==> flow/design.v <==
`timescale 1ns / 1ps
`default_nettype none
module p_switch #(
  parameter int XLEN         = 32,  
  parameter int SOURCE_COUNT = 1,   
  parameter int TARGET_COUNT = 1    
) (
    input  wire                                clk,
    input  wire                                reset,
    input  wire [SOURCE_COUNT-1:0]          src_valid,    
    input  wire [SOURCE_COUNT-1:0]          src_rw,       
    input  wire [SOURCE_COUNT*XLEN-1:0]     src_addr,     
    input  wire [SOURCE_COUNT*XLEN-1:0]     src_wdata,    
    input  wire [SOURCE_COUNT*(XLEN/8)-1:0] src_wstrb,    
    input  wire [SOURCE_COUNT*3-1:0]        src_size,     
    output wire [SOURCE_COUNT-1:0]          src_ready,    
    output wire [SOURCE_COUNT*XLEN-1:0]     src_rdata,    
    output wire [SOURCE_COUNT-1:0]          src_denied,   
    output wire [SOURCE_COUNT-1:0]          src_corrupt,  
    input  wire [TARGET_COUNT-1:0]          tgt_ready,    
    input  wire [TARGET_COUNT*XLEN-1:0]     tgt_rdata,    
    input  wire [TARGET_COUNT-1:0]          tgt_denied,   
    input  wire [TARGET_COUNT-1:0]          tgt_corrupt,  
    output wire [TARGET_COUNT-1:0]          tgt_valid,    
    output wire [TARGET_COUNT-1:0]          tgt_rw,       
    output wire [TARGET_COUNT*XLEN-1:0]     tgt_addr,     
    output wire [TARGET_COUNT*XLEN-1:0]     tgt_wdata,    
    output wire [TARGET_COUNT*(XLEN/8)-1:0] tgt_wstrb,    
    output wire [TARGET_COUNT*3-1:0]        tgt_size      
);
localparam int SOURCE_COUNT_CLOG2 = (SOURCE_COUNT > 1) ? $clog2(SOURCE_COUNT) : 1;
localparam int TARGET_COUNT_CLOG2 = (TARGET_COUNT > 1) ? $clog2(TARGET_COUNT) : 1;
initial begin
    begin end;
    begin end;
    begin end;
end
wire              src_a_valid   [SOURCE_COUNT-1:0];
wire              src_a_rw      [SOURCE_COUNT-1:0];
wire [XLEN-1:0]   src_a_addr    [SOURCE_COUNT-1:0];
wire [XLEN-1:0]   src_a_wdata   [SOURCE_COUNT-1:0];
wire [XLEN/8-1:0] src_a_wstrb   [SOURCE_COUNT-1:0];
wire [2:0]        src_a_size    [SOURCE_COUNT-1:0];
reg               src_a_ready   [SOURCE_COUNT-1:0];
reg  [XLEN-1:0]   src_a_rdata   [SOURCE_COUNT-1:0];
reg               src_a_denied  [SOURCE_COUNT-1:0];
reg               src_a_corrupt [SOURCE_COUNT-1:0];
wire              tgt_a_ready   [TARGET_COUNT-1:0];
wire [XLEN-1:0]   tgt_a_rdata   [TARGET_COUNT-1:0];
wire              tgt_a_denied  [TARGET_COUNT-1:0];
wire              tgt_a_corrupt [TARGET_COUNT-1:0];
reg               tgt_a_valid   [TARGET_COUNT-1:0];
reg               tgt_a_rw      [TARGET_COUNT-1:0];
reg  [XLEN-1:0]   tgt_a_addr    [TARGET_COUNT-1:0];
reg  [XLEN-1:0]   tgt_a_wdata   [TARGET_COUNT-1:0];
reg  [XLEN/8-1:0] tgt_a_wstrb   [TARGET_COUNT-1:0];
reg  [2:0]        tgt_a_size    [TARGET_COUNT-1:0];
genvar idx;
generate
    for (idx = 0; idx < SOURCE_COUNT; idx++) begin
        assign src_a_valid[idx]            = src_valid[idx];
        assign src_a_rw[idx]               = src_rw[idx];
        assign src_a_addr[idx]             = src_addr[idx * XLEN +: XLEN];
        assign src_a_wdata[idx]            = src_wdata[idx * XLEN +: XLEN];
        assign src_a_wstrb[idx]            = src_wstrb[idx * (XLEN/8) +: (XLEN/8)];
        assign src_a_size[idx]             = src_size[idx * 3 +: 3];
        assign src_ready[idx]              = src_a_ready[idx];
        assign src_rdata[idx*XLEN +: XLEN] = src_a_rdata[idx];
        assign src_denied[idx]             = src_a_denied[idx];
        assign src_corrupt[idx]            = src_a_corrupt[idx];
    end
    for (idx = 0; idx < TARGET_COUNT; idx++) begin
        assign tgt_a_ready[idx]                    = tgt_ready[idx];
        assign tgt_a_rdata[idx]                    = tgt_rdata[idx * XLEN +: XLEN];
        assign tgt_a_denied[idx]                   = tgt_denied[idx];
        assign tgt_a_corrupt[idx]                  = tgt_corrupt[idx];
        assign tgt_valid[idx]                      = tgt_a_valid[idx];
        assign tgt_rw[idx]                         = tgt_a_rw[idx];
        assign tgt_addr[idx*XLEN +: XLEN]          = tgt_a_addr[idx];
        assign tgt_wdata[idx*XLEN +: XLEN]         = tgt_a_wdata[idx];
        assign tgt_wstrb[idx*(XLEN/8) +: (XLEN/8)] = tgt_a_wstrb[idx];
        assign tgt_size[idx*3 +: 3]                = tgt_a_size[idx];
    end
endgenerate
logic [SOURCE_COUNT_CLOG2-1:0] src_a_counter;
logic [SOURCE_COUNT-1:0] src_a_assigned;
logic [TARGET_COUNT_CLOG2-1:0] src_a_target [SOURCE_COUNT];
integer i;
always_ff @(posedge clk or posedge reset) begin
    if (reset) begin
        for (int j = 0; j < SOURCE_COUNT; j++) begin
            src_a_ready[j]    <= 0;
            src_a_rdata[j]    <= 0;
            src_a_denied[j]   <= 0;
            src_a_corrupt[j]  <= 0;
            src_a_assigned[j] <= 0;
            src_a_target[j]   <= 0;
        end
        for (int k = 0; k < TARGET_COUNT; k++) begin
            tgt_a_valid[k]  <= 0;
            tgt_a_rw[k]     <= 0;
            tgt_a_addr[k]   <= '0;
            tgt_a_wdata[k]  <= '0;
            tgt_a_wstrb[k]  <= '0;
            tgt_a_size[k]   <= '0;
        end
        src_a_counter  <= 0;
    end else begin
        int source_id;
        int target_id;
        source_id = src_a_counter;
        if (src_a_valid[source_id] && !src_a_ready[source_id]) begin
            if (!src_a_assigned[source_id]) begin
                target_id = (TARGET_COUNT == 1) ? 0  : src_a_addr[source_id][XLEN-1:(XLEN - TARGET_COUNT_CLOG2)];
                if (!tgt_a_valid[target_id]) begin
                    tgt_a_valid[target_id]    <= 1;
                    tgt_a_rw[target_id]       <= src_a_rw[source_id];
                    tgt_a_addr[target_id]     <= src_a_addr[source_id] - (target_id << (XLEN - TARGET_COUNT_CLOG2));
                    tgt_a_wdata[target_id]    <= src_a_wdata[source_id];
                    tgt_a_wstrb[target_id]    <= src_a_wstrb[source_id];
                    tgt_a_size[target_id]     <= src_a_size[source_id];
                    src_a_target[source_id]   <= target_id;
                    src_a_assigned[source_id] <= 1;
                end
            end
            else begin
                if (tgt_a_valid[target_id] && tgt_a_ready[target_id]) begin
                    src_a_ready[source_id]    <= '1;
                    src_a_rdata[source_id]    <= tgt_a_rdata[target_id];
                    src_a_denied[source_id]   <= tgt_a_denied[target_id];
                    src_a_corrupt[source_id]  <= tgt_a_corrupt[target_id];
                    tgt_a_valid[target_id]    <= 0;
                    src_a_target[source_id]   <= 0;
                    src_a_assigned[source_id] <= 0;
                end
            end
        end
        else if (!src_a_valid[source_id] && src_a_ready[source_id]) begin
            src_a_ready[source_id]   <= '0;
            src_a_rdata[source_id]   <= 0;
            src_a_denied[source_id]  <= '0;
            src_a_corrupt[source_id] <= '0;
        end
        else if (!src_a_valid[source_id] && src_a_assigned[source_id]) begin
            target_id = src_a_target[source_id];
            tgt_a_valid[target_id]    <= 0;
            src_a_target[source_id]   <= 0;
            src_a_assigned[source_id] <= 0;
        end
        src_a_counter <= (src_a_counter == SOURCE_COUNT-1) ? 0 : src_a_counter + 1;
    end
end
endmodule
### Tool chain data of p_switch

The steps from the RTL of p_switch to its reports follow in flow order.
Lines are those of the file above, counted from 1.
Not given: n/a

| design | value |
|---|---|
| top | p_switch |
| clock | clk |
| standard-cell library | sky130hd |
| timing corner | tt_025C_1v80 |

### Elaborated design

Source: Yosys, flattened and elaborated. Widths are those after wreduce. Registers that Yosys merges into a memory's read port (data or address) are not register bits. Print and check cells do not count. Equal cells are merged and count once.

| bit counts | value |
|---|---|
| output and inout bits | 108 |
| register bits after elaboration | 112 |

| operators by class | value |
|---|---|
| multiplexer cells | 75 |
| $add $sub $neg | 2 |
| equal/unequal tests | 10 |
| bitwise operators | 7 |
| shifts and indexed selects | 3 |
| reduce/logical cells | 14 |

Operator list:

| operator | count |
|---|---|
| 32-bit two-way mux | 12 |
| 1-bit by 33-bit variable shift with 1-bit output (first input constant) | 2 |
| 1-bit two-way mux | 61 |
| 1-bit negator with 33-bit output | 1 |
| 3-bit inequality test (second input constant) | 3 |
| 2-bit inequality test (second input constant) | 4 |
| 4-bit AND reduction | 2 |
| 2-bit by 1-bit inequality test with 1-bit output (second input constant) | 3 |
| 6-bit AND reduction | 1 |
| 5-bit AND reduction | 1 |
| 1-bit logical AND | 4 |
| 1-bit inverter | 4 |
| 2-bit nonzero test | 2 |
| 4-bit two-way mux | 1 |
| 1-bit zero test | 3 |
| 3-bit AND reduction | 1 |
| 3-bit two-way mux | 1 |
| 1-bit OR | 2 |
| 1-bit by 2-bit variable part select with 1-bit output | 1 |
| 1-bit adder (second input constant) | 1 |
| 1-bit AND | 1 |

### Longest topological paths

Depth = most cells in a row (Yosys ltp): at word level without a register or memory, in the mapped netlist without a sequential cell, where the memories' decode and read muxes count.

| logic depth | value |
|---|---|
| word-level depth | 17 |
| ABC_AREA | 0 |
| mapped depth | 7 |
| mapped depth without buffers | 5 |

### Synthesis result

Source: synth_stat.txt of the flow (Yosys; design flattened, memories mapped). It holds for the ABC_AREA given above (unset counts as 0); a run with the other value may have another netlist.

| synthesis totals | value |
|---|---|
| sequential area | 2727.6 um^2 |
| standard cells after synthesis | 252 |
| buffer cells | 16 |
| cell area after synthesis | 4137.7 um^2 |
| mapped flip-flops | 109 |

Cell types:

| cell | count |
|---|---|
| sky130_fd_sc_hd__dfrtp_1 | 109 |
| sky130_fd_sc_hd__mux2_1 | 37 |
| sky130_fd_sc_hd__mux2_2 | 35 |
| sky130_fd_sc_hd__a22o_1 | 35 |
| sky130_fd_sc_hd__buf_6 | 11 |
| sky130_fd_sc_hd__ha_1 | 2 |
| sky130_fd_sc_hd__buf_2 | 3 |
| sky130_fd_sc_hd__nand3_1 | 3 |
| sky130_fd_sc_hd__nand2b_1 | 2 |
| sky130_fd_sc_hd__nor3b_2 | 1 |
| sky130_fd_sc_hd__inv_1 | 3 |
| sky130_fd_sc_hd__and4b_1 | 1 |
| sky130_fd_sc_hd__and2_4 | 1 |
| sky130_fd_sc_hd__nand4b_1 | 1 |
| sky130_fd_sc_hd__o22a_1 | 1 |
| sky130_fd_sc_hd__o41ai_1 | 1 |
| sky130_fd_sc_hd__a21o_1 | 1 |
| sky130_fd_sc_hd__buf_4 | 1 |

Not listed: further types 4, cells in them 4.

### Timing after synthesis

Path of least setup slack by OpenSTA after synthesis, without wires, with an ideal clock, recovery checks aside; 20% of the period is set as input and as output delay. Where synthesis merged equal registers, the netlist keeps one of their names.

| timing post-synthesis | value |
|---|---|
| path kind | register -> register |
| start | register src_a_ready[0] |
| end | register tgt_a_addr[0][2] |
| launch time at the first pin | 0 ps |
| period | 1700 ps |
| arrival time | 1570 ps |
| library setup time | 125 ps |
| slack | 6 ps |
| path delay | 1695 ps |
| path buffers | 2 |
| required time | 1575 ps |
| driving pins on the path | 7 |
| synthesis period reached | 1694 ps |

"path delay" is the arrival time less input delay plus setup time.
"driving pins on the path" counts driving pins, that of a launching flip-flop among them; a cell with two outputs on the path counts twice.
"synthesis period reached" is the clock period less the worst setup slack; recovery checks do not enter. This is arithmetic on one report: input and output delays are still those of the set period (20% each).
Between the ends stands the longest chain of elaborated cells between them, by number of cells; it is not shown to be the way that was timed. Of several equally long chains one is given.
A line is the first line of the expression or statement that the cell stems from. Yosys adds cells for indexed reads and writes and turns some case tables into memories.
A register here has more assigning lines than the two given.

| between the ends, post-synthesis | value |
|---|---|
| path through | sky130_fd_sc_hd__dfrtp_1 -> sky130_fd_sc_hd__inv_1 -> sky130_fd_sc_hd__ha_1 -> sky130_fd_sc_hd__nor3b_2 -> sky130_fd_sc_hd__buf_4 -> sky130_fd_sc_hd__buf_6 -> sky130_fd_sc_hd__mux2_2 |
| cells in the longest elaborated chain | 7 |

RTL lines, path post-synthesis:

| what | line | text |
|---|---|---|
| from (decl) | 44 | `reg               src_a_ready   [SOURCE_COUNT-1:0];` |
| from (assign) | 92 | `src_a_ready[j]    <= 0;` |
| from (assign) | 128 | `src_a_ready[source_id]    <= '1;` |
| 1-bit two-way mux | 112 | `if (src_a_valid[source_id] && !src_a_ready[source_id]) begin` |
| 1-bit zero test | 112 |  |
| 1-bit logical AND | 112 |  |
| 1-bit two-way mux | 112 |  |
| 32-bit two-way mux | 115 |  |
| 32-bit two-way mux | 113 | `if (!src_a_assigned[source_id]) begin` |
| 32-bit two-way mux | 112 |  |
| to (assign) | 102 | `tgt_a_addr[k]   <= '0;` |
| to (assign) | 118 |  |
| to (decl) | 54 |  |

### Worst path after layout

Path of least setup slack in the final report of run 1 (OpenROAD, finished layout, wires in). Where an end is a register, its clock arrival counts in the times.
The path's times are printed in steps of 10 ps; the period is the one set.

| timing post-layout | value |
|---|---|
| path kind | register -> register |
| start | register src_a_ready[0] |
| end | register src_a_rdata[0][6] |
| slack | -490 ps |
| driving pins on the path | 6 |
| period | 1160 ps |
| required time | 1470 ps |
| library setup time | 50 ps |
| path buffers | 1 |
| arrival time | 1960 ps |
| launch time at the first pin | 360 ps |

Between the ends stands the longest chain of elaborated cells between them, by number of cells; it is not shown to be the way that was timed. Of several equally long chains one is given.
A register here has more assigning lines than the two given.

| between the ends, post-layout | value |
|---|---|
| path through | sky130_fd_sc_hd__dfrtp_2 -> sky130_fd_sc_hd__buf_4 -> sky130_fd_sc_hd__ha_4 -> sky130_fd_sc_hd__and4b_4 -> sky130_fd_sc_hd__and2_4 -> sky130_fd_sc_hd__a22o_1 |
| cells in the longest elaborated chain | 8 |

RTL lines, path post-layout:

| what | line | text |
|---|---|---|
| from (decl) | 44 | `reg               src_a_ready   [SOURCE_COUNT-1:0];` |
| from (assign) | 92 | `src_a_ready[j]    <= 0;` |
| from (assign) | 128 | `src_a_ready[source_id]    <= '1;` |
| 1-bit two-way mux | 112 | `if (src_a_valid[source_id] && !src_a_ready[source_id]) begin` |
| 1-bit zero test | 112 |  |
| 1-bit logical AND | 112 |  |
| 1-bit two-way mux | 112 |  |
| 1-bit zero test | 138 | `else if (!src_a_valid[source_id] && src_a_ready[source_id]) begin` |
| 1-bit logical AND | 138 |  |
| 32-bit two-way mux | 138 |  |
| 32-bit two-way mux | 112 |  |
| to (assign) | 93 | `src_a_rdata[j]    <= 0;` |
| to (assign) | 129 |  |
| to (decl) | 45 | `reg  [XLEN-1:0]   src_a_rdata   [SOURCE_COUNT-1:0];` |

--- measured runs ---
Module p_switch, platform sky130hd: 2 stored runs of the flow (Yosys, OpenROAD) with differing settings, in no particular order. Input and output delays are each 20% of the period that was set; the output load is 0.01 pF.
"reached clock period" = clock period - worst setup slack. The figure is calculated, with input and output delays left at 20% of the set period.
"time on the worst setup path" means the part of the period allowed to the worst setup path (the constraints hold back 20% at inputs and 20% at outputs) less its slack; where the path has registers, the arrival times of their clocks count too.
"total design power" rests on the timing tool's default activity at the inputs, not on a simulated workload.
"time on the worst setup path" is given in steps of 10 ps.
Among the settings, . means not set for that run.
A result given as . is not shown for that run.

| name | run 1 | run 2 |
|---|---|---|
| period_ns | 1.16 | 2.16 |
| CAP_MARGIN | 20 | 20 |
| CORE_MARGIN | 2 | 2 |
| CORE_UTILIZATION | 40 | 48 |
| SLEW_MARGIN | 20 | 20 |
| SETUP_SLACK_MARGIN | . | 0.31 |
| PLACE_DENSITY_LB_ADDON | . | 0.09 |
| CELL_PAD_IN_SITES_GLOBAL_PLACEMENT | . | 1 |
| CELL_PAD_IN_SITES_DETAIL_PLACEMENT | . | 1 |
| GPL_ROUTABILITY_DRIVEN | . | 1 |
| MAX_ROUTING_LAYER | . | met5 |
| area of the die (um^2) | 11173.5 | . |
| worst slack on setup checks (ps) | -487 | . |
| setup TNS (ps) | -49039 | . |
| total design power (uW) | 18060 | . |
| standard-cell area after layout (um^2) | 7614.8 | . |
| reached clock period (ps) | 1647 | . |
| synthesis area (um^2) | 4137.7 | . |
| time on the worst setup path (ps) | 1650 | . |
| worst setup path type | register -> register | . |
| final utilization (%) | 74.8 | . |

Run 2: no results, placement failed with DPL-0033
--- end ---
