==> flow/design.v <==
`timescale 1ns / 1ps
`default_nettype none
module tl_ul_output #(
    parameter int XLEN      = 32,
    parameter int SID_WIDTH = 2,
    parameter int OUTPUTS   = 8
) (
    input  wire                 clk,
    input  wire                 reset,
    output wire [OUTPUTS-1:0]   outputs,
    input  wire                 tl_a_valid,
    output reg                  tl_a_ready,
    input  wire [2:0]           tl_a_opcode,
    input  wire [2:0]           tl_a_param,      
    input  wire [2:0]           tl_a_size,
    input  wire [SID_WIDTH-1:0] tl_a_source,
    input  wire [XLEN-1:0]      tl_a_address,
    input  wire [XLEN/8-1:0]    tl_a_mask,
    input  wire [XLEN-1:0]      tl_a_data,
    output reg                  tl_d_valid,
    input  wire                 tl_d_ready,
    output reg [2:0]            tl_d_opcode,
    output reg [1:0]            tl_d_param,
    output reg [2:0]            tl_d_size,
    output reg [SID_WIDTH-1:0]  tl_d_source,
    output reg [XLEN-1:0]       tl_d_data,
    output reg                  tl_d_corrupt,
    output reg                  tl_d_denied
);
localparam [2:0] TL_ACCESS_ACK              = 3'b000;
localparam [2:0] TL_ACCESS_ACK_DATA         = 3'b010;
localparam [2:0] TL_ACCESS_ACK_DATA_CORRUPT = 3'b101;
localparam [2:0] TL_ACCESS_ACK_ERROR        = 3'b111;
localparam [2:0] PUT_FULL_DATA_OPCODE       = 3'b000;
localparam [2:0] GET_OPCODE                 = 3'b100;
reg [XLEN-1:0] register;
assign outputs = register[OUTPUTS-1:0];
typedef enum logic [1:0] {
    IDLE,
    PROCESS,
    RESPOND,
    RESPOND_WAIT
} mem_state_t;
mem_state_t state;
reg [XLEN-1:0]      req_address;
reg [2:0]           req_size;
reg                 req_read;
reg [SID_WIDTH-1:0] req_source;
reg [XLEN/8-1:0]    req_wstrb;
reg [XLEN-1:0]      req_wdata;
reg [XLEN-1:0]      resp_data;
reg [2:0]           resp_opcode;
reg [1:0]           resp_param;
reg [2:0]           resp_size;
reg [SID_WIDTH-1:0] resp_source;
reg                 resp_denied;
reg                 resp_corrupt;
function integer count_wstrb_bits;
    input [XLEN/8-1:0] wstrb;
    integer j;
    begin
        count_wstrb_bits = 0;
        for (j = 0; j < XLEN/8; j = j + 1) begin
            count_wstrb_bits = count_wstrb_bits + wstrb[j];
        end
    end
endfunction
always @(posedge clk or posedge reset) begin
    if (reset) begin
        state        <= IDLE;
        register     <= {XLEN{1'b0}};
        tl_a_ready   <= 1'b0;
        tl_d_valid   <= 1'b0;
        tl_d_opcode  <= 3'b000;
        tl_d_param   <= 2'b00;
        tl_d_size    <= 3'b000;
        tl_d_source  <= {SID_WIDTH{1'b0}};
        tl_d_data    <= {XLEN{1'b0}};
        tl_d_corrupt <= 1'b0;
        tl_d_denied  <= 1'b0;
        resp_denied  <= 1'b0;
        resp_corrupt <= 1'b0;
    end else begin
        tl_a_ready <= (state == IDLE);
        case (state)
            IDLE: begin
                if (tl_a_valid && tl_a_ready) begin
                    req_address  <= tl_a_address;
                    req_size     <= tl_a_size;
                    req_read     <= (tl_a_opcode == GET_OPCODE);
                    req_source   <= tl_a_source;
                    req_wstrb    <= tl_a_mask;
                    req_wdata    <= tl_a_data;
                    state <= PROCESS;
                end
            end
            PROCESS: begin
                resp_param   <= 2'b00;
                resp_source  <= req_source;
                resp_param  <= 2'b00;  
                if (req_read) begin
                    case (req_size)
                        3'b000: begin
                            resp_data <= {{(XLEN-8){1'b0}}, register[(req_address[1:0]) * 8 +: 8]};
                            resp_opcode <= TL_ACCESS_ACK_DATA;
                        end
                        3'b001: begin
                            resp_data <= {{(XLEN-16){1'b0}}, register[(req_address[1] * 16) +: 16]};
                            resp_opcode <= TL_ACCESS_ACK_DATA;
                        end
                        3'b010: begin
                            resp_data <= {{(XLEN-32){1'b0}}, register[(req_address[1:0] * 32) +: 32]};
                            resp_opcode <= TL_ACCESS_ACK_DATA;
                        end
                        3'b011: begin
                            if (XLEN >= 64) begin
                                resp_data <= {{(XLEN-64){1'b0}}, register[(req_address[2] * 64) +: 64]};
                                resp_opcode <= TL_ACCESS_ACK_DATA;
                            end else begin
                                resp_data <= {(XLEN){1'b0}};
                                resp_opcode <= TL_ACCESS_ACK_DATA;
                            end
                        end
                        3'b100: if (XLEN >= 128) begin
                            resp_data <= register[(req_address[3] * 128) +: 128];
                            resp_opcode <= TL_ACCESS_ACK_DATA;
                        end
                        default: begin
                            resp_data <= {(XLEN){1'b0}};
                            resp_opcode <= TL_ACCESS_ACK_DATA;
                        end
                    endcase
                end else begin
                    resp_opcode <= TL_ACCESS_ACK;
                    resp_data   <= {XLEN{1'b0}};
                    case (req_size)
                        3'b000: begin  
                            if (count_wstrb_bits(req_wstrb) == 1) begin
                                register[(req_address % 4) * 8 +: 8] <= req_wdata[7:0];
                            end else begin
                                resp_opcode <= TL_ACCESS_ACK_ERROR;
                                resp_denied <= 1'b1;
                                resp_param  <= 2'b10;  
                            end
                        end
                        3'b001: begin  
                            if (XLEN == 32) begin
                                if (count_wstrb_bits(req_wstrb) == 2 &&
                                    ((req_wstrb[0] && req_wstrb[1]) ||
                                    (req_wstrb[2] && req_wstrb[3])))
                                begin
                                    register[req_address[1] * 16 +: 16] <= req_wdata[15:0];
                                end else begin
                                    resp_opcode <= TL_ACCESS_ACK_ERROR;
                                    resp_denied <= 1'b1;
                                    resp_param  <= 2'b10;  
                                end
                            end else if (XLEN == 64) begin
                                if (count_wstrb_bits(req_wstrb) == 2 &&
                                    ((req_wstrb[0] && req_wstrb[1]) ||
                                    (req_wstrb[2] && req_wstrb[3]) ||
                                    (req_wstrb[4] && req_wstrb[5]) ||
                                    (req_wstrb[6] && req_wstrb[7])))
                                begin
                                    register[req_address[1] * 16 +: 16] <= req_wdata[15:0];
                                end else begin
                                    resp_opcode <= TL_ACCESS_ACK_ERROR;
                                    resp_denied <= 1'b1;
                                    resp_param  <= 2'b10;  
                                end
                            end
                        end
                        3'b010: begin  
                            if (XLEN == 32) begin
                                if (count_wstrb_bits(req_wstrb) == 4 &&
                                    ((req_wstrb[0] && req_wstrb[1] && req_wstrb[2] && req_wstrb[3])))
                                begin
                                    register[req_address[1:0] * 32 +: 32] <= req_wdata[31:0];
                                end else begin
                                    resp_opcode <= TL_ACCESS_ACK_ERROR;
                                    resp_denied <= 1'b1;
                                    resp_param  <= 2'b10;  
                                end
                            end else if (XLEN == 64) begin
                                if (count_wstrb_bits(req_wstrb) == 4 &&
                                    ((req_wstrb[0] && req_wstrb[1] && req_wstrb[2] && req_wstrb[3]) ||
                                    (req_wstrb[4] && req_wstrb[5] && req_wstrb[6] && req_wstrb[7])))
                                begin
                                    register[req_address[1:0] * 32 +: 32] <= req_wdata[31:0];
                                end else begin
                                    resp_opcode <= TL_ACCESS_ACK_ERROR;
                                    resp_denied <= 1'b1;
                                    resp_param  <= 2'b10;  
                                end
                            end
                        end
                        3'b011: if (XLEN >= 64) begin  
                            if (count_wstrb_bits(req_wstrb) == 8 &&
                                (req_wstrb[0] && req_wstrb[1] && req_wstrb[2] && req_wstrb[3] && req_wstrb[4] && req_wstrb[5] && req_wstrb[6] && tl_a_mask[7]))
                            begin
                                register[(req_address[2:0] % 4) * 64 +: 64] <= req_wdata[63:0];
                            end else begin
                                resp_opcode <= TL_ACCESS_ACK_ERROR;
                                resp_denied <= 1'b1;
                                resp_param  <= 2'b10;  
                            end
                        end
                        default: begin
                            resp_opcode <= TL_ACCESS_ACK_ERROR;
                            resp_denied <= 1'b1;
                            resp_param  <= 2'b10;  
                        end
                    endcase
                end
                state <= RESPOND;
            end
            RESPOND: begin
                tl_d_opcode  <= resp_opcode;
                tl_d_param   <= resp_param;
                tl_d_size    <= req_size;
                tl_d_source  <= resp_source;
                tl_d_data    <= resp_data;
                tl_d_corrupt <= resp_corrupt;
                tl_d_denied  <= resp_denied;
                tl_d_valid   <= 1'b1;
                state <= RESPOND_WAIT;
            end
            RESPOND_WAIT: begin
                if (tl_d_ready) begin
                    tl_d_opcode  <= 3'b000;
                    tl_d_param   <= 2'b00;
                    tl_d_size    <= 3'b000;
                    tl_d_source  <= {SID_WIDTH{1'b0}};
                    tl_d_data    <= {XLEN{1'b0}};
                    tl_d_corrupt <= 1'b0;
                    tl_d_denied  <= 1'b0;
                    resp_denied  <= 1'b0;
                    resp_corrupt <= 1'b0;
                    tl_d_valid   <= 1'b0;
                    state <= IDLE;
                end else begin
                    state <= RESPOND_WAIT;
                end
            end
            default: state <= IDLE;
        endcase
    end
end
endmodule
# --- Reports on tl_ul_output ---
# Tool output for the design above, in the order of the flow.
# Line numbers count from 1 in the design file above.
# Operators: Yosys type, input widths -> output width; for muxes data width and select width s.
design:
  top_module: "tl_ul_output"
  clock: "clk"
  library: "sky130hd"
  pvt_corner: "tt_025C_1v80"

# --- After elaboration ---
# Source: Yosys, flattened and elaborated, memories not mapped. Widths are those after wreduce. Registers that Yosys merges into a memory's read port (data or address) are not register bits. Print and check cells do not count. Equal cells are merged and count once.
word_totals:
  reg_bits: 164
  inputBits: 83
  wordCells: 130
classes:
  addsub: 6
  n_eq: 23
  shifts: 9
  n_mux: 38
  logic: 11
  reduce_logical: 21
op_table:
  columns: ["op", "n"]
  rows:
  - ["$mux 32", 6]
  - ["$pmux 32 s4", 1]
  - ["$and 32x32->32", 3]
  - ["$or 32x32->32", 3]
  - ["$not 32->32", 3]
  - ["$pmux 32 s3", 1]
  - ["$neg 5->33", 2]
  - ["$pmux 32 s2", 1]
  - ["$shift 16x33->32", 1]
  - ["$shift 16x33->32 const A", 1]
  - ["$shift 32x33->32", 1]
  - ["$shift 32x33->32 const A", 1]
  - ["$neg 7->33", 1]
  - ["$shift 8x33->32", 1]
  - ["$shift 8x33->32 const A", 1]
  - ["$eq 32x2->1 const B", 1]
  - ["$eq 32x3->1 const B", 1]
  - ["$shiftx 32x6->16", 1]
  - ["$shiftx 32x6->8", 1]
  - ["$shiftx 32x8->32", 1]
  - ["$ne 3x3->1 const B", 6]
  - ["$mux 3", 6]
  - ["$pmux 2 s4", 2]
  - ["$pmux 3 s4", 1]
  - ["$pmux 3 s2", 2]
  - ["$mux 2", 6]
  - ["$ne 2x2->1 const B", 5]
  - ["$pmux 2 s2", 2]
# Other operator kinds: 25; their cells: 46.

# --- Logic depth ---
# Depth = most cells in a row (Yosys ltp): at word level without a register or memory, in the mapped netlist without a sequential cell, where the memories' decode and read muxes count.
depth:
  word_depth: 9
  abc_area: 0
  mapped_depth: 9

# --- Netlist ---
# Yosys stat after the flow's synthesis: flattened, memories mapped to cells. It holds for the ABC_AREA given above (unset counts as 0); a run with the other value may have another netlist.
# Totals and module areas in this step are rounded.
by_type:
  columns: ["type", "n", "area_total_um2"]
  rows:
  - ["sky130_fd_sc_hd__edfxtp_1", 81, 2.43E+03]
  - ["sky130_fd_sc_hd__dfrtp_1", 79, 1.98E+03]
  - ["sky130_fd_sc_hd__a22o_1", 73, 639.363]
  - ["sky130_fd_sc_hd__a22oi_1", 30, 225.216]
  - ["sky130_fd_sc_hd__a21oi_1", 34, 170.163]
  - ["sky130_fd_sc_hd__nor2b_1", 27, 168.912]
  - ["sky130_fd_sc_hd__o21ai_0", 27, 135.13]
  - ["sky130_fd_sc_hd__and2_1", 17, 106.352]
  - ["sky130_fd_sc_hd__mux2_2", 8, 90.086]
  - ["sky130_fd_sc_hd__ha_1", 7, 87.584]
  - ["sky130_fd_sc_hd__buf_4", 11, 82.579]
  - ["sky130_fd_sc_hd__nand2_1", 21, 78.826]
  - ["sky130_fd_sc_hd__clkbuf_1", 16, 60.058]
  - ["sky130_fd_sc_hd__nor2_1", 15, 56.304]
  - ["sky130_fd_sc_hd__buf_2", 7, 35.034]
  - ["sky130_fd_sc_hd__o221ai_2", 2, 30.029]
  - ["sky130_fd_sc_hd__or4b_1", 3, 30.029]
  - ["sky130_fd_sc_hd__o41ai_4", 1, 27.526]
# Other cell types: 32; their cells: 54.
mapped:
  stdcells: 513
  area_um2: 6880
  flip_flops: 161
  buffers: 36

# --- Timing after synthesis ---
# OpenSTA on the mapped netlist: ideal clock, no wires. The path of least setup slack (recovery checks aside). Input and output delay are each 20% of the period. Register names are those of the netlist, which keeps one name where synthesis merged equal registers.
synth_path:
  kind: "in2reg"
  from: "input reset"
  to: "register req_address[0]"
  period_ns: 4.01
  in_delay_ns: 0.802
  t_first_pin_ns: 0.802
  arrival_ns: 3.739
  required_ns: 3.604
  path_slack_ns: -0.134
  path_delay_ns: 3.343
  driving_pins: 2
  n_path_buf: 0
  synth_period_reached_ns: 4.144
# "path_delay_ns" = arrival - input delay + setup time.
# "driving_pins": output pins that drive a net of the path, with the launching flip-flop's if there is one; two outputs of one cell count as two.
# "synth_period_reached_ns" is the clock period less the worst setup slack; recovery checks do not enter. This is arithmetic on one report: input and output delays are still those of the set period (20% each).
# The rows between start and end are the longest chain of elaborated cells between them; the timing report does not say that the signal goes this way. Where chains are equally long, one stands for them.
# Each line given opens the expression or statement behind the cell; cells for indexed reads and writes are added by Yosys, which also makes memories of some case tables.
synth_via:
  cell_sequence: "sky130_fd_sc_hd__inv_1 sky130_fd_sc_hd__and2_1"
  elab_chain_cells: 2
  cone_cells: 2
  lines_between: 0
  classes_between: "logic: 1; reduce/logical: 1"
synth_rtl:
  columns: ["item", "line_no", "rtl"]
  rows:
  - ["start, declared", 9, "input  wire                 reset,"]
  - ["$not 1->1", null, null]
  - ["$reduce_and 3->1", null, null]
  - ["end, assigned", 88, "req_address  <= tl_a_address;"]

# --- Path in the finished layout ---
# Path of least setup slack in the final report of flow run 1 (OpenROAD, finished layout, wires in). Where an end is a register, its clock arrival counts in the times.
layout_path:
  kind: "reg2reg"
  from: "register req_wstrb[0]"
  to: "register register[16]"
  period_ns: 4.62
  t_first_pin_ns: 0.43
  arrival_ns: 3.66
  required_ns: 4.98
  path_slack_ns: 1.31
  driving_pins: 8
  n_path_buf: 0
# The rows between start and end are the longest chain of elaborated cells between them; the timing report does not say that the signal goes this way. Where chains are equally long, one stands for them.
# Where a signal picks the word or bit written, the line may be left out of the assigning lines.
layout_via:
  cell_sequence: "sky130_fd_sc_hd__edfxtp_1 sky130_fd_sc_hd__fa_1 sky130_fd_sc_hd__ha_1 sky130_fd_sc_hd__ha_1 sky130_fd_sc_hd__or4b_1 sky130_fd_sc_hd__o221ai_2 sky130_fd_sc_hd__o21a_1 sky130_fd_sc_hd__a22o_1"
  elab_chain_cells: 9
  cone_cells: 22
  classes_between: "add/sub: 3; eq/ne: 6; mux: 6; reduce/logical: 7"
layout_rtl:
  columns: ["item", "line_no", "rtl"]
  rows:
  - ["start, declared", 49, "reg [XLEN/8-1:0]    req_wstrb;"]
  - ["start, assigned", 92, "req_wstrb    <= tl_a_mask;"]
  - ["$add 1x1->2", 64, "count_wstrb_bits = count_wstrb_bits + wstrb[j];"]
  - ["$add 2x1->3", 64, null]
  - ["$add 3x1->4", 64, null]
  - ["$eq 4x3->1", 175, "if (count_wstrb_bits(req_wstrb) == 4 &&"]
  - ["$logic_and 1x1->1", 175, null]
  - ["$mux 32", 175, null]
  - ["$pmux 32 s3", 136, "case (req_size)"]
  - ["$mux 32", 101, "if (req_read) begin"]
  - ["$mux 32", 85, "case (state)"]
  - ["end, assigned", 71, "register     <= {XLEN{1'b0}};"]
  - ["end, declared", 36, "reg [XLEN-1:0] register;"]

# Top module tl_ul_output; platform sky130hd; tools Yosys and OpenROAD; 2 stored runs in no particular order. Input and output delays are each 20% of the period that was set; the output load is 0.01 pF.
# "timing.achieved_period_ns" = clock period - worst setup slack. The figure is calculated, with input and output delays left at 20% of the set period.
# By "critical_path_time_ns" is meant the share of the clock period that the worst setup path is allowed (20% is reserved at inputs, 20% at outputs), minus its slack. Clock arrival times at its registers enter into it.
# "totalPower_uw" is the tool's figure for a default switching activity; nothing was simulated.
# The results are shown rounded.
runs:
  - name: "flow run 1"
    settings:
      period_ns: 4.62
      SETUP_SLACK_MARGIN: 0.78
      CAP_MARGIN: 20
      CORE_MARGIN: 2
      CORE_UTILIZATION: 40
      SLEW_MARGIN: 20
    results:
      totalPower_uw: 4600
      layout_stdcell_area_um2: 8630
      critical_path_time_ns: 3.31
      worst_path_kind: "reg2reg"
      die_area_um2: 18300
      worst_hold_slack_ns: 0.425
      util_pct: 51.7
      yosys.chip_area_um2: 6880
      setupTns_ns: 0.000
      ws_setup_ns: 1.31
      timing.achieved_period_ns: 3.306
  - name: "flow run 2"
    settings:
      period_ns: 4.42
      CORE_UTILIZATION: 55
      PLACE_DENSITY_LB_ADDON: 0.16
      GPL_TIMING_DRIVEN: 1
      GPL_ROUTABILITY_DRIVEN: 0
      CTS_CLUSTER_SIZE: 73
      CTS_CLUSTER_DIAMETER: 241
      MIN_ROUTING_LAYER: "met2"
      MAX_ROUTING_LAYER: "met5"
      CAP_MARGIN: 20
      CORE_MARGIN: 2
      SLEW_MARGIN: 20
    results:
      totalPower_uw: 4810
      layout_stdcell_area_um2: 8550
      critical_path_time_ns: 3.36
      worst_path_kind: "reg2reg"
      die_area_um2: 13400
      worst_hold_slack_ns: 0.419
      util_pct: 70.6
      yosys.chip_area_um2: 6880
      setupTns_ns: 0.000
      ws_setup_ns: 1.06
      timing.achieved_period_ns: 3.359
