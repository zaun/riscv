==> flow/design.v <==
`timescale 1ns / 1ps
`default_nettype none
module p_output #(
    parameter int XLEN      = 32,
    parameter int OUTPUTS   = 8
) (
    input  wire                 clk,
    input  wire                 reset,
    output wire [OUTPUTS-1:0]   outputs,
    input  wire                 bus_valid,    
    input  wire                 bus_rw,       
    input  wire [XLEN-1:0]      bus_addr,     
    input  wire [XLEN-1:0]      bus_wdata,    
    input  wire [XLEN/8-1:0]    bus_wstrb,    
    input  wire [2:0]           bus_size,     
    output reg                  bus_ready,    
    output reg  [XLEN-1:0]      bus_rdata,    
    output reg                  bus_denied,   
    output reg                  bus_corrupt   
);
initial begin
    begin end;
end
reg [XLEN-1:0] register;
assign outputs = register[OUTPUTS-1:0];
typedef enum logic [1:0] {
    IDLE,
    PROCESS,
    RESPOND,
    RESPOND_WAIT
} mem_state_t;
mem_state_t state;
reg [XLEN-1:0]      req_address;
reg [2:0]           req_size;
reg                 req_read;
reg [XLEN/8-1:0]    req_wstrb;
reg [XLEN-1:0]      req_wdata;
reg [XLEN-1:0]      resp_data;
reg                 resp_denied;
reg                 resp_corrupt;
reg [$clog2(XLEN/8+1)-1:0] wstrb_count;
integer i;
always_comb begin
    wstrb_count = 0;
    for (i = 0; i < XLEN/8; i++) begin
        wstrb_count = wstrb_count + req_wstrb[i];
    end
end
always @(posedge clk or posedge reset) begin
    if (reset) begin
        state        <= IDLE;
        bus_ready    <= '0;
        resp_denied  <= 1'b0;
        resp_corrupt <= 1'b0;
    end else begin
        bus_ready <= '0;
        case (state)
            IDLE: begin
                if (bus_valid) begin
                    req_address  <= bus_addr;
                    req_read     <= bus_rw;
                    req_size     <= bus_size;
                    req_wstrb    <= bus_wstrb;
                    req_wdata    <= bus_wdata;
                    state <= PROCESS;
                end
            end
            PROCESS: begin
                if (req_read) begin
                    case (req_size)
                        3'b000: begin
                            resp_data <= {{(XLEN-8){1'b0}}, register[(req_address[1:0]) * 8 +: 8]};
                        end
                        3'b001: begin
                            resp_data <= {{(XLEN-16){1'b0}}, register[(req_address[1] * 16) +: 16]};
                        end
                        3'b010: begin
                            resp_data <= {{(XLEN-32){1'b0}}, register[(req_address[1:0] * 32) +: 32]};
                        end
                        3'b011: begin
                            if (XLEN >= 64) begin
                                resp_data <= {{(XLEN-64){1'b0}}, register[(req_address[2] * 64) +: 64]};
                            end else begin
                                resp_data <= {(XLEN){1'b0}};
                            end
                        end
                        3'b100: if (XLEN >= 128) begin
                            resp_data <= register[(req_address[3] * 128) +: 128];
                        end
                        default: begin
                            resp_data <= {(XLEN){1'b0}};
                        end
                    endcase
                end
                else begin
                    resp_data   <= {XLEN{1'b0}};
                    case (req_size)
                        3'b000: begin  
                            if (wstrb_count == 1) begin
                                register[(req_address % 4) * 8 +: 8] <= req_wdata[7:0];
                            end else begin
                                resp_denied <= 1'b1;
                            end
                        end
                        3'b001: begin  
                            if (XLEN == 32) begin
                                if (wstrb_count == 2 &&
                                    ((req_wstrb[0] && req_wstrb[1]) ||
                                    (req_wstrb[2] && req_wstrb[3])))
                                begin
                                    register[req_address[1] * 16 +: 16] <= req_wdata[15:0];
                                end else begin
                                    resp_denied <= 1'b1;
                                end
                            end else if (XLEN == 64) begin
                                if (wstrb_count == 2 &&
                                    ((req_wstrb[0] && req_wstrb[1]) ||
                                    (req_wstrb[2] && req_wstrb[3]) ||
                                    (req_wstrb[4] && req_wstrb[5]) ||
                                    (req_wstrb[6] && req_wstrb[7])))
                                begin
                                    register[req_address[1] * 16 +: 16] <= req_wdata[15:0];
                                end else begin
                                    resp_denied <= 1'b1;
                                end
                            end
                        end
                        3'b010: begin  
                            if (XLEN == 32) begin
                                if (wstrb_count == 4 &&
                                    ((req_wstrb[0] && req_wstrb[1] && req_wstrb[2] && req_wstrb[3])))
                                begin
                                    register[req_address[1:0] * 32 +: 32] <= req_wdata[31:0];
                                end else begin
                                    resp_denied <= 1'b1;
                                end
                            end else if (XLEN == 64) begin
                                if (wstrb_count == 4 &&
                                    ((req_wstrb[0] && req_wstrb[1] && req_wstrb[2] && req_wstrb[3]) ||
                                    (req_wstrb[4] && req_wstrb[5] && req_wstrb[6] && req_wstrb[7])))
                                begin
                                    register[req_address[1:0] * 32 +: 32] <= req_wdata[31:0];
                                end else begin
                                    resp_denied <= 1'b1;
                                end
                            end
                        end
                        3'b011: if (XLEN >= 64) begin  
                            if (wstrb_count == 8 &&
                                (req_wstrb[0] && req_wstrb[1] && req_wstrb[2] && req_wstrb[3] && req_wstrb[4] && req_wstrb[5] && req_wstrb[6] && bus_wstrb[7]))
                            begin
                                register[(req_address[2:0] % 4) * 64 +: 64] <= req_wdata[63:0];
                            end else begin
                                resp_denied <= 1'b1;
                            end
                        end
                        default: begin
                            resp_denied <= 1'b1;
                        end
                    endcase
                end
                state <= RESPOND;
            end
            RESPOND: begin
                bus_rdata   <= resp_data;
                bus_corrupt <= resp_corrupt;
                bus_denied  <= resp_denied;
                bus_ready   <= 1'b1;
                state       <= RESPOND_WAIT;
            end
            RESPOND_WAIT: begin
                if (~bus_valid) begin
                    bus_rdata    <= {XLEN{1'b0}};
                    bus_corrupt  <= 1'b0;
                    bus_denied   <= 1'b0;
                    resp_denied  <= 1'b0;
                    resp_corrupt <= 1'b0;
                    bus_ready    <= 1'b0;
                    state        <= IDLE;
                end else begin
                    state <= RESPOND_WAIT;
                end
            end
            default: state <= IDLE;
        endcase
    end
end
endmodule
From RTL to reports: p_output
Tool output for the design above, in the order of the flow.
Lines are those of the file above, counted from 1.
Library cell names are shortened.
A cell with -- has no value.

inputs
  top = p_output
  clock port = clk
  standard-cell library = sky130hd
  corner = tt_025C_1v80

After elaboration
Yosys after proc, flatten, opt, wreduce and memory -nomap, before mapping. Memory bits, and registers merged into a memory's read port (data or address), are not among the register bits. Print and check cells are not counted. Equal cells are merged and count once.

bit counts
  flip-flop bits (word level) = 144
  input port bits = 75
  elaborated cells = 102

cells by class
  mux-type cells = 22
  bitwise logic cells = 11
  add/sub/neg operators = 6
  equality and inequality tests = 22
  reduce/logical cells = 19
  shifts and indexed selects = 9

operator list
  kind                                                                number
  32-bit two-way mux                                                  6
  32-bit case mux with 4-bit select                                   1
  32-bit bitwise AND                                                  3
  32-bit bitwise OR                                                   3
  32-bit inverter                                                     3
  32-bit case mux with 3-bit select                                   1
  5-bit negation with 33-bit output                                   2
  32-bit case mux with 2-bit select                                   1
  16-bit by 33-bit variable shift with 32-bit output                  1
  16-bit by 33-bit variable shift with 32-bit output with constant A  1
  32-bit by 33-bit variable shift with 32-bit output                  1
  32-bit by 33-bit variable shift with 32-bit output with constant A  1
  7-bit negation with 33-bit output                                   1
  8-bit by 33-bit variable shift with 32-bit output                   1
  8-bit by 33-bit variable shift with 32-bit output with constant A   1
  32-bit by 6-bit variable part select with 16-bit output             1
  32-bit by 6-bit variable part select with 8-bit output              1
  32-bit by 8-bit variable part select with 32-bit output             1
  3-bit inequality test with constant B                               6
  7-bit AND reduction                                                 2
  2-bit inequality test with constant B                               5
  3-bit by 2-bit == test with 1-bit output with constant B            3
  3-bit AND reduction                                                 3
  2-bit case mux with 4-bit select                                    1
  1-bit logical AND                                                   6
  3-bit by 1-bit == test with 1-bit output with constant B            2
  3-bit == test with constant B                                       2
  1-bit case mux with 2-bit select                                    3

Other operator kinds: 17; their cells: 26.

Depth
Yosys ltp: most cells in a row. Word level: on the elaborated netlist, between registers, memories and ports. Mapped: between sequential cells and ports; inverters and the memories' decode and read muxes count.

logic depth
  word-level depth = 9
  ABC_AREA = 1
  depth in mapped cells = 11
  mapped depth without buffers = 11

Netlist
Yosys stat after the flow's synthesis: flattened, memories mapped to cells. It holds for the ABC_AREA given above (unset counts as 0); a run with the other value may have another netlist.

mapped netlist
  cell area after synthesis = 6961.7 sq um
  flip-flop cells = 145
  mapped cells = 673
  sequential area = 4325.4 sq um

cell types
  cell      number  area in all (sq um)
  edfxtp_1  139     4.17E+03
  nand2_1   105     394.128
  inv_1     78      292.781
  nand3_1   55      275.264
  nor2_1    61      228.97
  o21ai_0   38      190.182
  o211ai_1  23      172.666
  dfrtp_1   5       125.12
  a22oi_1   15      112.608
  nor3_1    19      95.091
  buf_4     12      90.086
  ha_1      7       87.584
  nand4_1   14      87.584
  o22ai_1   14      87.584
  a21oi_1   15      75.072
  o32ai_1   8       70.067
  buf_2     13      65.062
  clkbuf_1  16      60.058

Not listed: further types 17, cells in them 36.

Timing after synthesis
OpenSTA on the mapped netlist: ideal clock, no wires. The path of least setup slack (recovery checks aside). Input and output delay are each 20% of the period. Register names are those of the netlist, which keeps one name where synthesis merged equal registers.

timing path post-synthesis
  kind = input port to flip-flop
  from = input reset
  to = register resp_data[0]
  path delay = 3011 ps
  stages = 1
  slack = 4108 ps
  period = 8900 ps
  arrival time = 4311 ps
  data required time = 8420 ps
  synthesis period reached = 4792 ps

"path delay" = arrival - input delay + setup time.
"stages" counts driving pins, that of a launching flip-flop among them; a cell with two outputs on the path counts twice.
"synthesis period reached" = period - worst setup slack (recovery checks aside). The figure is calculated, with input and output delays left at 20% of the set period.
Between the ends stands the longest chain of elaborated cells between them, by number of cells; it is not shown to be the way that was timed. Of several equally long chains one is given.
A line is the first line of the expression or statement that the cell stems from. Yosys adds cells for indexed reads and writes and turns some case tables into memories.
A register here has more assigning lines than the two given.

on the way, post-synthesis
  cells stage by stage = a311oi_1
  length of the longest elaborated chain = 2
  elaborated cells on any way between the ends = 2
  source lines of those cells = 0

ends and longest elaborated chain, post-synthesis
  element              line  source
  start: declaration   8     input  wire                 reset,
  1-bit inverter       --
  3-bit AND reduction  --
  end: assignment      72    resp_data <= {{(XLEN-8){1'b0}}, register[(req_address[1:0]) * 8 +: 8]};
  end: assignment      75    resp_data <= {{(XLEN-16){1'b0}}, register[(req_address[1] * 16) +: 16]};
  end: declaration     38    reg [XLEN-1:0]      resp_data;

Worst path after layout
From the final timing report of stored run 1: the path of least setup slack in the routed layout; clock arrival at registers is part of the times.
The report prints the path's times to 10 ps; the period is as set.

timing path post-layout
  kind = flip-flop to flip-flop
  from = register req_address[1]
  to = register register[10]
  slack = 4800 ps
  arrival time = 3760 ps
  data required time = 8560 ps
  period = 8310 ps
  stages = 10

Between the ends stands the longest chain of elaborated cells between them, by number of cells; it is not shown to be the way that was timed. Of several equally long chains one is given.
Where a signal picks the word or bit written, the line may be left out of the assigning lines.

on the way, post-layout
  cells stage by stage = edfxtp_1 > buf_4 > inv_1 > buf_4 > ha_1 > nor2_2 > nand3_1 > o21ai_2 > nand2_1 > o211ai_1
  length of the longest elaborated chain = 9
  elaborated cells on any way between the ends = 24
  source lines of those cells = 9

ends and longest elaborated chain, post-layout
  element                                             line  source
  start: assignment                                   60    req_address  <= bus_addr;
  7-bit negation with 33-bit output                   133   register[req_address[1:0] * 32 +: 32] <= req_wdata[31:0];
  32-bit by 33-bit variable shift with 32-bit output  133
  32-bit inverter                                     133
  32-bit bitwise AND                                  133
  32-bit bitwise OR                                   133
  32-bit two-way mux                                  130   if (wstrb_count == 4 &&
  32-bit case mux with 3-bit select                   97    case (req_size)
  32-bit two-way mux                                  69    if (req_read) begin
  32-bit two-way mux                                  57    case (state)
  end: declaration                                    24    reg [XLEN-1:0] register;

Appendix: measured runs

Measured data: module p_output, platform sky130hd, 2 stored runs of the flow under differing settings, order arbitrary. Input and output delays are each 20% of the period that was set; the output load is 0.01 pF.
"clock period reached" is the run's clock period less its worst setup slack. It is reckoned from that one timing run; input and output delays stay at 20% of the period that was set.
"critical setup path time" means the part of the period allowed to the worst setup path (the constraints hold back 20% at inputs and 20% at outputs) less its slack; where the path has registers, the arrival times of their clocks count too.
By "power consumption" is meant OpenSTA's value without simulated activity: inputs other than the clock are taken to toggle once in ten clock periods, and the tool carries that through the logic.
"critical setup path time" is given in steps of 10 ps.
Settings: . = not set for that run.

name                                      stored run 1            stored run 2
period_ns                                 8.31                    4.36
CORE_UTILIZATION                          70                      40
SETUP_SLACK_MARGIN                        0.2                     .
PLACE_DENSITY_LB_ADDON                    0.19                    .
CORE_ASPECT_RATIO                         0.77                    .
CORE_MARGIN                               2                       2
CELL_PAD_IN_SITES_GLOBAL_PLACEMENT        0                       .
CELL_PAD_IN_SITES_DETAIL_PLACEMENT        0                       .
ABC_AREA                                  1                       .
GPL_TIMING_DRIVEN                         1                       .
GPL_ROUTABILITY_DRIVEN                    1                       .
CTS_CLUSTER_SIZE                          62                      .
CAP_MARGIN                                0                       20
MIN_ROUTING_LAYER                         met1                    .
MAX_ROUTING_LAYER                         met5                    .
SLEW_MARGIN                               20                      20
mapped cell area after synthesis (sq um)  6961.7                  6363.6
area inside the die boundary (sq um)      10766.2                 16933.8
std-cell area (final layout) (sq um)      8481.9                  7962.6
final utilization (%)                     88.9                    50.7
lowest setup slack (ps)                   4797                    1039
final setup TNS (ps)                      0                       0
smallest hold slack (ps)                  434                     438
power consumption (mW)                    1.924                   3.400
clock period reached (ps)                 3513                    3321
critical setup path time (ps)             3510                    3320
worst setup path kind                     flip-flop to flip-flop  flip-flop to flip-flop
